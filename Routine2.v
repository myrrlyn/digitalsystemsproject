==> flow/design.v <==
module Routine2(Clock, Reset, OutputBus);
  input        Clock;
  input        Reset;
  output [46:0]OutputBus;
  reg    [17:0]LedList;
  reg     [3:0]SsdState;
  reg    [27:0]SsdDisp;
  reg     [5:0]RtnState;
  reg          SIGOUT;
  always @ (posedge Clock)
   begin
    if (Reset == 1'b1)
     begin
      LedList = 18'b00000_00000_0000_0000;
      SsdState = 4'b0000;
      RtnState = 6'b000000;
     end
    case (SsdState)
      4'b0000 : SsdDisp = SsdDisp + (1 << 3)  - (SsdDisp[14] ? 1 << 14 : 0);
      4'b0001 : SsdDisp = SsdDisp + (1 << 10) - (SsdDisp[21] ? 1 << 21 : 0);
      4'b0010 : SsdDisp = SsdDisp + (1 << 17);
      4'b0011 : SsdDisp = SsdDisp + (1 << 24);
      4'b0100 : SsdDisp = SsdDisp + (1 << 25) - (1 << 3);
      4'b0101 : SsdDisp = SsdDisp + (1 << 27) - (1 << 10);
      4'b0110 : SsdDisp = SsdDisp + (1 << 20) - (1 << 17);
      4'b0111 : SsdDisp = SsdDisp + (1 << 13) - (1 << 24);
      4'b1000 : SsdDisp = SsdDisp + (1 << 6)  - (1 << 25);
      4'b1001 : SsdDisp = SsdDisp + (1 << 1)  - (1 << 27);
      4'b1010 : SsdDisp = SsdDisp + (1 << 0)  - (1 << 20);
      4'b1011 : SsdDisp = SsdDisp + (1 << 7)  - (1 << 13);
      4'b1100 : SsdDisp = SsdDisp + (1 << 14) - (1 << 6);
      4'b1101 : SsdDisp = SsdDisp + (1 << 21) - (1 << 1);
      4'b1110 : SsdDisp = SsdDisp             - (1 << 0);
      4'b1111 : SsdDisp = SsdDisp             - (1 << 7);
    endcase
    LedList = LedList - 1;
    LedList = LedList >> 1;
    SsdState = SsdState + 1;
    RtnState = RtnState + 1;
    if (RtnState == 4'b0001 && SsdDisp[21])
     begin
      SIGOUT = 1'b1;
     end
    else
     begin
      SIGOUT = 1'b0;
     end
   end
  assign OutputBus[45:28] = LedList;
  assign OutputBus[27:21] = ~SsdDisp[27:21];
  assign OutputBus[20:14] = ~SsdDisp[20:14];
  assign OutputBus[13:7]  = ~SsdDisp[13:7];
  assign OutputBus[6:0]   = ~SsdDisp[6:0];
endmodule
Step by step through the tools: Routine2
What the tools print for Routine2, step after step.
Lines are those of the file above, counted from 1.
Operators carry their Yosys type and port widths (W data, S select, Z words).
Library cell names are shortened.
The mark n/a stands for no value.
- top module: Routine2
- clock: Clock
- standard-cell library: sky130hd
- library corner: tt_025C_1v80

Elaborated design
Source: Yosys, flattened and elaborated, memories not mapped. Widths are those after wreduce; folded enables and synchronous resets count as part of the registers. Registers that Yosys merges into a memory's read port (data or address) are not register bits. Print and check cells do not count. Equal cells are merged and count once.
- flip-flop bits (word level): 49
- input bits: 2
- noted output and inout port bits: 47
- elaborated cells: 58
- noted equality and inequality tests: 15
- muxes and demuxes at 5
- bitwise operators: 4
- reductions and logical operators at 1
- noted add/subtract/negate cells: 30
- operators by type and width (cell ; count):
    $pmux W28 S16 ; 1
    $eq A4 B4 Y1 const B ; 8
    $add A28 B1 Y28 const B ; 1
    $sub A28 B1 Y28 const B ; 1
    $add A28 B11 Y28 const B ; 1
    $sub A28 B11 Y28 const B ; 1
    $add A28 B14 Y28 const B ; 1
    $sub A28 B14 Y28 const B ; 1
    $sub A28 B15 Y28 ; 1
    $add A28 B15 Y28 const B ; 1
    $add A28 B18 Y28 const B ; 1
    $sub A28 B18 Y28 const B ; 1
    $add A28 B2 Y28 const B ; 1
    $sub A28 B2 Y28 const B ; 1
    $add A28 B21 Y28 const B ; 1
    $sub A28 B21 Y28 const B ; 1
    $sub A28 B22 Y28 ; 1
    $add A28 B22 Y28 const B ; 1
    $add A28 B25 Y28 const B ; 1
    $sub A28 B25 Y28 const B ; 1
    $add A28 B26 Y28 const B ; 1
    $sub A28 B26 Y28 const B ; 1
    $add A28 B28 Y28 const B ; 1
    $sub A28 B28 Y28 const B ; 1
    $add A28 B4 Y28 const B ; 1
    $sub A28 B4 Y28 const B ; 1
    $add A28 B7 Y28 const B ; 1
    $sub A28 B7 Y28 const B ; 1
Not listed: further kinds 13, cells in them 20.

Logic depth
Longest topological path by Yosys (ltp), each cell counted once; first at word level (registers and memories cut), then after technology mapping (sequential cells cut; the memories' decode and read muxes count).
- word-level depth: 3
- ABC_AREA at 0
- gate-level depth with buffers: 17
- mapped depth without buffers: 12

Mapped cells and area
The flow's flattened synthesis, as Yosys stat reports it; memories are mapped. The netlist is that of the ABC_AREA named above (0 if unset); the other value can give another one.
- cell types (cell ; count ; total area (um^2)):
    ha_1 ; 97 ; 1.21E+03
    edfxtp_1 ; 24 ; 720.691
    o21ai_0 ; 118 ; 590.566
    a21oi_1 ; 110 ; 550.528
    nand2_1 ; 146 ; 548.026
    dfxtp_1 ; 25 ; 500.48
    nor2_1 ; 123 ; 461.693
    clkbuf_1 ; 89 ; 334.07
    xnor2_1 ; 36 ; 315.302
    o221ai_1 ; 34 ; 297.786
    nand3_1 ; 53 ; 265.254
    a221oi_1 ; 28 ; 245.235
    a211oi_1 ; 32 ; 240.23
    nor3_1 ; 48 ; 240.23
    inv_1 ; 61 ; 228.97
    o211ai_1 ; 29 ; 217.709
    o22ai_1 ; 33 ; 206.448
    o2111ai_1 ; 22 ; 192.685
Other cell types: 68; their cells: 465.
- area of sequential cells at 1221.2 um^2
- chip area (Yosys): 10933.0 um^2
- mapped cells: 1573
- flip-flops: 49

Worst setup path after synthesis
OpenSTA on the mapped netlist: ideal clock, no wires. The path of least setup slack (recovery checks aside). Input and output delay are each 20% of the period. Register names are those of the netlist, which keeps one name where synthesis merged equal registers.
- path kind: input -> register
- from: input Reset
- to: register SsdDisp[24]
- path delay at 3.412 ns
- noted slack: 0.900 ns
- external input delay at 1.078 ns
- time at the first pin at 1.078 ns
- data required time at 5.256 ns
- clock period at 5.39 ns
- noted arrival: 4.356 ns
- noted stages on the path: 16
- setup time at 0.134 ns
- period reached after synthesis at 4.49 ns
"path delay" = arrival - input delay + setup time.
"stages on the path": output pins that drive a net of the path, with the launching flip-flop's if there is one; two outputs of one cell count as two.
"period reached after synthesis" = period - worst setup slack (recovery checks aside). The figure is calculated, with input and output delays left at 20% of the set period.
Between the ends stands the longest chain of elaborated cells between them, by number of cells; it is not shown to be the way that was timed. Of several equally long chains one is given.
A line is the first line of the expression or statement that the cell stems from. Yosys adds cells for indexed reads and writes and turns some case tables into memories.
A register here has more assigning lines than the two given.
- cells stage by stage: clkbuf_1 -> clkbuf_1 -> inv_1 -> clkbuf_1 -> nand2_1 -> inv_1 -> ha_1 -> clkbuf_1 -> nand4bb_1 -> clkbuf_1 -> nor2_1 -> o2111a_1 -> a2111oi_0 -> o2111ai_1 -> or4_1 -> or4_1
- noted length of the longest elaborated chain: 3
- elaborated cells on any way between the ends at 18
- source lines of those cells at 2
- those cells by class: 15 x eq/ne; 2 x mux; 1 x reduce/logical
- RTL lines, path after synthesis (item ; RTL line ; RTL):
    start, declared ; 3 ; input        Reset;
    $mux W4 ; 12 ; if (Reset == 1'b1)
    $eq A4 B4 Y1 ; 18 ; case (SsdState)
    $pmux W28 S16 ; 18 ;
    end, assigned ; 19 ; 4'b0000 : SsdDisp = SsdDisp + (1 << 3)  - (SsdDisp[14] ? 1 << 14 : 0);
    end, assigned ; 20 ; 4'b0001 : SsdDisp = SsdDisp + (1 << 10) - (SsdDisp[21] ? 1 << 21 : 0);
    end, declared ; 7 ; reg    [27:0]SsdDisp;

Path in the finished layout
Path of least setup slack in the final report of flow run A (OpenROAD, finished layout, wires in). Where an end is a register, its clock arrival counts in the times.
- path kind: input -> register
- from: input Reset
- to: register SsdDisp[24]
- noted stages on the path: 13
- time at the first pin at 0.80 ns
- noted arrival: 4.16 ns
- data required time at 4.18 ns
- external input delay at 0.80 ns
- setup time at 0.12 ns
- noted slack: 0.02 ns
- clock period at 3.98 ns
Between the ends stands the longest chain of elaborated cells between them, by number of cells; it is not shown to be the way that was timed. Of several equally long chains one is given.
A register here has more assigning lines than the two given.
- cells stage by stage: clkdlybuf4s50_1 -> inv_2 -> nand2_1 -> buf_4 -> ha_1 -> and4b_2 -> a32oi_2 -> o22ai_2 -> a221o_1 -> a31oi_1 -> o22ai_1 -> or4_4 -> or4_1
- noted length of the longest elaborated chain: 3
- elaborated cells on any way between the ends at 18
- source lines of those cells at 2
- those cells by class: 15 x eq/ne; 2 x mux; 1 x reduce/logical
- RTL lines, path after layout (item ; RTL line ; RTL):
    start, declared ; 3 ; input        Reset;
    $mux W4 ; 12 ; if (Reset == 1'b1)
    $eq A4 B4 Y1 ; 18 ; case (SsdState)
    $pmux W28 S16 ; 18 ;
    end, assigned ; 19 ; 4'b0000 : SsdDisp = SsdDisp + (1 << 3)  - (SsdDisp[14] ? 1 << 14 : 0);
    end, assigned ; 20 ; 4'b0001 : SsdDisp = SsdDisp + (1 << 10) - (SsdDisp[21] ? 1 << 21 : 0);
    end, declared ; 7 ; reg    [27:0]SsdDisp;

Hand-over note for Routine2

Design Routine2 on sky130hd. What follows are 2 stored runs of the flow, each under its own settings; their order means nothing. The constraints put input and output delay at 20% of the set period each and load the outputs with 0.01 pF.
"achieved clock period": clock period set for the run, less the worst setup slack. It is reckoned from that one timing run; input and output delays stay at 20% of the period that was set.
By "time on the worst setup path" is meant the share of the clock period that the worst setup path is allowed (20% is reserved at inputs, 20% at outputs), minus its slack. Clock arrival times at its registers enter into it.

Flow run A

==> flow/run.sh <==
#!/bin/bash
# the make line also repeats the synthesis and layout settings of config.mk as NAME=value (left out here)
make -C /OpenROAD-flow-scripts/flow DESIGN_CONFIG=/design/flow/config.mk WORK_HOME=/design/flow/orfs CLKGATE_MAP_FILE= finish
==> flow/config.mk <==
export PLATFORM = sky130hd
export DESIGN_NAME = Routine2
export DESIGN_NICKNAME = Routine2
export VERILOG_FILES = /design/flow/design.v
export SDC_FILE = /design/flow/constraint.sdc
export NUM_CORES = 4
export LEC_CHECK = 0
export CAP_MARGIN = 20
export CORE_MARGIN = 2
export CORE_UTILIZATION = 40
export SLEW_MARGIN = 20
==> flow/constraint.sdc <==
create_clock -name core_clock -period 3.98 [get_ports {Clock}]
set_input_delay 0.7960 -clock core_clock [delete_from_list [all_inputs] [get_ports {Clock}]]
set_output_delay 0.7960 -clock core_clock [all_outputs]
set_load 0.01 [all_outputs]

Measured in flow run A:
- area of the die at 28,671.0 um^2
- chip area after synthesis (Yosys): 10,933.0 um^2
- achieved clock period at 3.960 ns
- noted the time on the worst setup path: 3.16 ns
- critical path kind: input -> register
- noted the setup total negative slack: 0.000 ns
- utilization: 52.8 %
- worst setup slack after layout: 0.020 ns

Flow run B

==> flow/run.sh <==
#!/bin/bash
# the make line also repeats the synthesis and layout settings of config.mk as NAME=value (left out here)
make -C /OpenROAD-flow-scripts/flow DESIGN_CONFIG=/design/flow/config.mk WORK_HOME=/design/flow/orfs CLKGATE_MAP_FILE= finish
==> flow/config.mk <==
export PLATFORM = sky130hd
export DESIGN_NAME = Routine2
export DESIGN_NICKNAME = Routine2
export VERILOG_FILES = /design/flow/design.v
export SDC_FILE = /design/flow/constraint.sdc
export NUM_CORES = 4
export LEC_CHECK = 0
export ABC_AREA = 1
export CAP_MARGIN = 40
export CORE_MARGIN = 3
export CORE_UTILIZATION = 49
export CTS_CLUSTER_DIAMETER = 378
export GPL_ROUTABILITY_DRIVEN = 0
export MAX_ROUTING_LAYER = met5
export PLACE_DENSITY_LB_ADDON = 0.19
export SLEW_MARGIN = 20
==> flow/constraint.sdc <==
create_clock -name core_clock -period 3.62 [get_ports {Clock}]
set_input_delay 0.7240 -clock core_clock [delete_from_list [all_inputs] [get_ports {Clock}]]
set_output_delay 0.7240 -clock core_clock [all_outputs]
set_load 0.01 [all_outputs]

Measured in flow run B:
- area of the die at 27,842.3 um^2
- utilization: 55.2 %
- chip area after synthesis (Yosys): 12,679.7 um^2
- noted the setup total negative slack: 0.000 ns
- noted the time on the worst setup path: 3.49 ns
- critical path kind: register -> register
- worst setup slack after layout: 0.129 ns
- achieved clock period at 3.491 ns

End of note.
